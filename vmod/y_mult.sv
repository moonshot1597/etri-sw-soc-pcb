==> flow/design.v <==
`timescale 1ns / 1ps
module X_mults(
    input wire clk,
    input wire rst,
    input wire [8:0] x_id,
    input wire [8:0] tag_x,
    input wire from_pe_ready,
    output wire to_bus_ready,
    input wire from_bus_enable,
    output wire to_pe_enable,
    input wire [31:0] from_bus_value,
    output reg [31:0] to_pe_value
    );
    reg [8:0] x_id_save;
    always @(posedge clk, negedge rst)
    begin
        if(!rst)x_id_save <= 0;
        else if(x_id_save != x_id)x_id_save <= x_id;
    end
    assign to_pe_enable = from_bus_enable && from_pe_ready && (x_id_save == tag_x);
    always @(*)
      begin
         case (to_pe_enable)
            1'b0: to_pe_value = 0;
            1'b1: to_pe_value = from_bus_value;
        endcase
    end   
endmodule
# From RTL to reports: X_mults

Tool output for the design above, in the order of the flow.
Line numbers count from 1 in the design file above.
Operators carry their Yosys type and port widths (W data, S select, Z words).
Library cell names are shortened.
The mark n/a stands for no value.

Top: X_mults
Clock input: clk
Library: sky130hd
Library corner: tt_025C_1v80

# Word level

Counts by Yosys on the flattened word-level netlist (proc, flatten, opt, wreduce; memories kept). Register bits leave out memories and registers merged into their read ports (data or address); mux counts leave out enables and synchronous resets folded into registers. Print and check cells are left out. Cells with the same type and inputs are merged into one.

Bits in writable memories: 0
Bits in read-only memories: 0
Word-level cells: 7
Memories: 0
Clocked read ports x word width: 0
Input bits: 54
Register bits after elaboration: 9
Output and inout port bits: 34
Latch bits: 0

Order comparisons: 0
Reduce/logical cells: 2
Bitwise operators: 1
Mux-type cells: 1
Shift operators: 0
Divide/modulo/power cells: 0
Eq/ne operators: 2
Multipliers: 0
Add/subtract/negate cells: 0

Operators by type and width:

| cell                | count |
| $pmux W32 S2        | 1 |
| $eq A9 B9 Y1        | 1 |
| $ne A9 B9 Y1        | 1 |
| $logic_and A1 B1 Y1 | 2 |
| $not A1 Y1          | 1 |

# Longest topological paths

Depth = most cells in a row (Yosys ltp): at word level without a register or memory, in the mapped netlist without a sequential cell, where the memories' decode and read muxes count.

Depth in word-level cells: 4
ABC_AREA: 0
Depth in mapped cells: 4
Depth with buffers taken out: 3

# Netlist

The flow's flattened synthesis, as Yosys stat reports it; memories are mapped. The netlist is that of the ABC_AREA named above (0 if unset); the other value can give another one.
The area totals of this step are shown rounded.

Cells by type:

| cell      | count |
| nor4_2    | 30 |
| dfrtp_1   | 9 |
| nand3_1   | 32 |
| clkbuf_1  | 13 |
| xnor2_1   | 5 |
| buf_6     | 3 |
| xnor2_2   | 2 |
| buf_2     | 6 |
| nor4_1    | 3 |
| a211o_4   | 1 |
| nand2_1   | 3 |
| o2111ai_1 | 1 |
| xor2_1    | 1 |
| buf_1     | 2 |
| buf_4     | 1 |
| conb_1    | 1 |
| inv_2     | 1 |

Sequential part of the area: 230 µm²
Mapped flip-flops: 9
Standard cells after synthesis: 114
Chip area (Yosys): 1000 µm²
Buffers: 25

# Path before layout

OpenSTA on the mapped netlist: ideal clock, no wires. The path of least setup slack (recovery checks aside). Input and output delay are each 20% of the period. Register names are those of the netlist, which keeps one name where synthesis merged equal registers.

Path type: input-to-output
Start: input tag_x[6]
End: output to_pe_enable
Required time: 1.528 ns
Output delay: 0.382 ns
Driving pins on the path: 4
External input delay: 0.382 ns
Path slack: 0.159 ns
Path delay: 0.987 ns
Period: 1.91 ns
Arrival: 1.369 ns
Buffers on the path: 1
Time at the first pin: 0.382 ns
Period reached after synthesis: 1.751 ns

"path delay" is the arrival time less input delay plus setup time.
A path that ends at an output port has no setup time.
"driving pins on the path" counts driving pins, that of a launching flip-flop among them; a cell with two outputs on the path counts twice.
"period reached after synthesis" is the clock period less the worst setup slack; recovery checks do not enter. This is arithmetic on one report: input and output delays are still those of the set period (20% each).
The rows between start and end are the longest chain of elaborated cells between them; the timing report does not say that the signal goes this way. Where chains are equally long, one stands for them.
A line is the first line of the expression or statement that the cell stems from. Yosys adds cells for indexed reads and writes and turns some case tables into memories.

Cell sequence: xor2_1 a211o_4 buf_6 nor4_2
Length of the longest elaborated chain: 2
Elaborated cells between the ends (all ways): 2
Source lines of those cells: 1

Ends and longest elaborated chain, post-synthesis:

| element             | RTL line | source |
| from (decl)         | 6        | `input wire [8:0] tag_x,` |
| $eq A9 B9 Y1        | 20       | `assign to_pe_enable = from_bus_enable && from_pe_ready && (x_id_save == tag_x);` |
| $logic_and A1 B1 Y1 | 20       |  |
| to (decl)           | 10       | `output wire to_pe_enable,` |

# Path in the finished layout

From the final timing report of flow run B: the path of least setup slack in the routed layout; clock arrival at registers is part of the times.

Path type: reg-to-output
Start: register x_id_save[6]
End: output to_pe_value[11]
Time at the first pin: 0.22 ns
Required time: 1.39 ns
Arrival: 1.76 ns
Period: 1.74 ns
Driving pins on the path: 8
Buffers on the path: 4
Output delay: 0.35 ns
Path slack: -0.37 ns

The rows between start and end are the longest chain of elaborated cells between them; the timing report does not say that the signal goes this way. Where chains are equally long, one stands for them.

Cell sequence: dfrtp_1 xor2_1 a211o_4 buf_8 buf_12 buf_16 nor4_4 buf_2
Length of the longest elaborated chain: 4
Elaborated cells between the ends (all ways): 4
Source lines of those cells: 2

Ends and longest elaborated chain, after layout:

| element             | RTL line | source |
| from (decl)         | 14       | `reg [8:0] x_id_save;` |
| from (assign)       | 17       | `if(!rst)x_id_save <= 0;` |
| from (assign)       | 18       | `else if(x_id_save != x_id)x_id_save <= x_id;` |
| $eq A9 B9 Y1        | 20       | `assign to_pe_enable = from_bus_enable && from_pe_ready && (x_id_save == tag_x);` |
| $logic_and A1 B1 Y1 | 20       |  |
| $not A1 Y1          | 23       | `case (to_pe_enable)` |
| $pmux W32 S2        | 23       |  |
| to (decl)           | 12       | `output reg [31:0] to_pe_value` |

Add stored flow runs of X_mults

Settings and measured results of 2 stored flow runs for module X_mults (sky130hd), not sorted in any way. The constraints put input and output delay at 20% of the set period each and load the outputs with 0.01 pF.
"clock period reached" = clock period - worst setup slack. The figure is calculated, with input and output delays left at 20% of the set period.
"total power of the final layout": no workload was simulated; the value follows from the tool's default switching activity.
Results are given in rounded form.
A setting shown as -- is not set for that run.
Among the results, -- means that no value is shown for the run.

| item                                    | flow run A | flow run B |
| period_ns                               | 3.57       | 1.74       |
| CORE_UTILIZATION                        | 62         | 17         |
| SETUP_SLACK_MARGIN                      | 0.29       | 0.34       |
| PLACE_DENSITY_LB_ADDON                  | 0.06       | 0.25       |
| CORE_MARGIN                             | 3          | 2          |
| CELL_PAD_IN_SITES_GLOBAL_PLACEMENT      | 1          | 3          |
| CELL_PAD_IN_SITES_DETAIL_PLACEMENT      | 2          | --         |
| TNS_END_PERCENT                         | 40         | 80         |
| CTS_CLUSTER_SIZE                        | 61         | 95         |
| CAP_MARGIN                              | 20         | 20         |
| SLEW_MARGIN                             | 20         | 20         |
| GPL_TIMING_DRIVEN                       | --         | 1          |
| MAX_ROUTING_LAYER                       | --         | met4       |
| standard-cell area after routing (µm²)  | --         | 3000       |
| clock period reached (ns)               | --         | 2.107      |
| post-route setup TNS (ns)               | --         | -10        |
| smallest setup slack (ns)               | --         | -0.37      |
| chip area after synthesis (Yosys) (µm²) | --         | 1000       |
| total power of the final layout (mW)    | --         | 1.3        |
| die size (µm²)                          | --         | 6700       |

Flow run A: unfinished; error FLW-0024 in placement
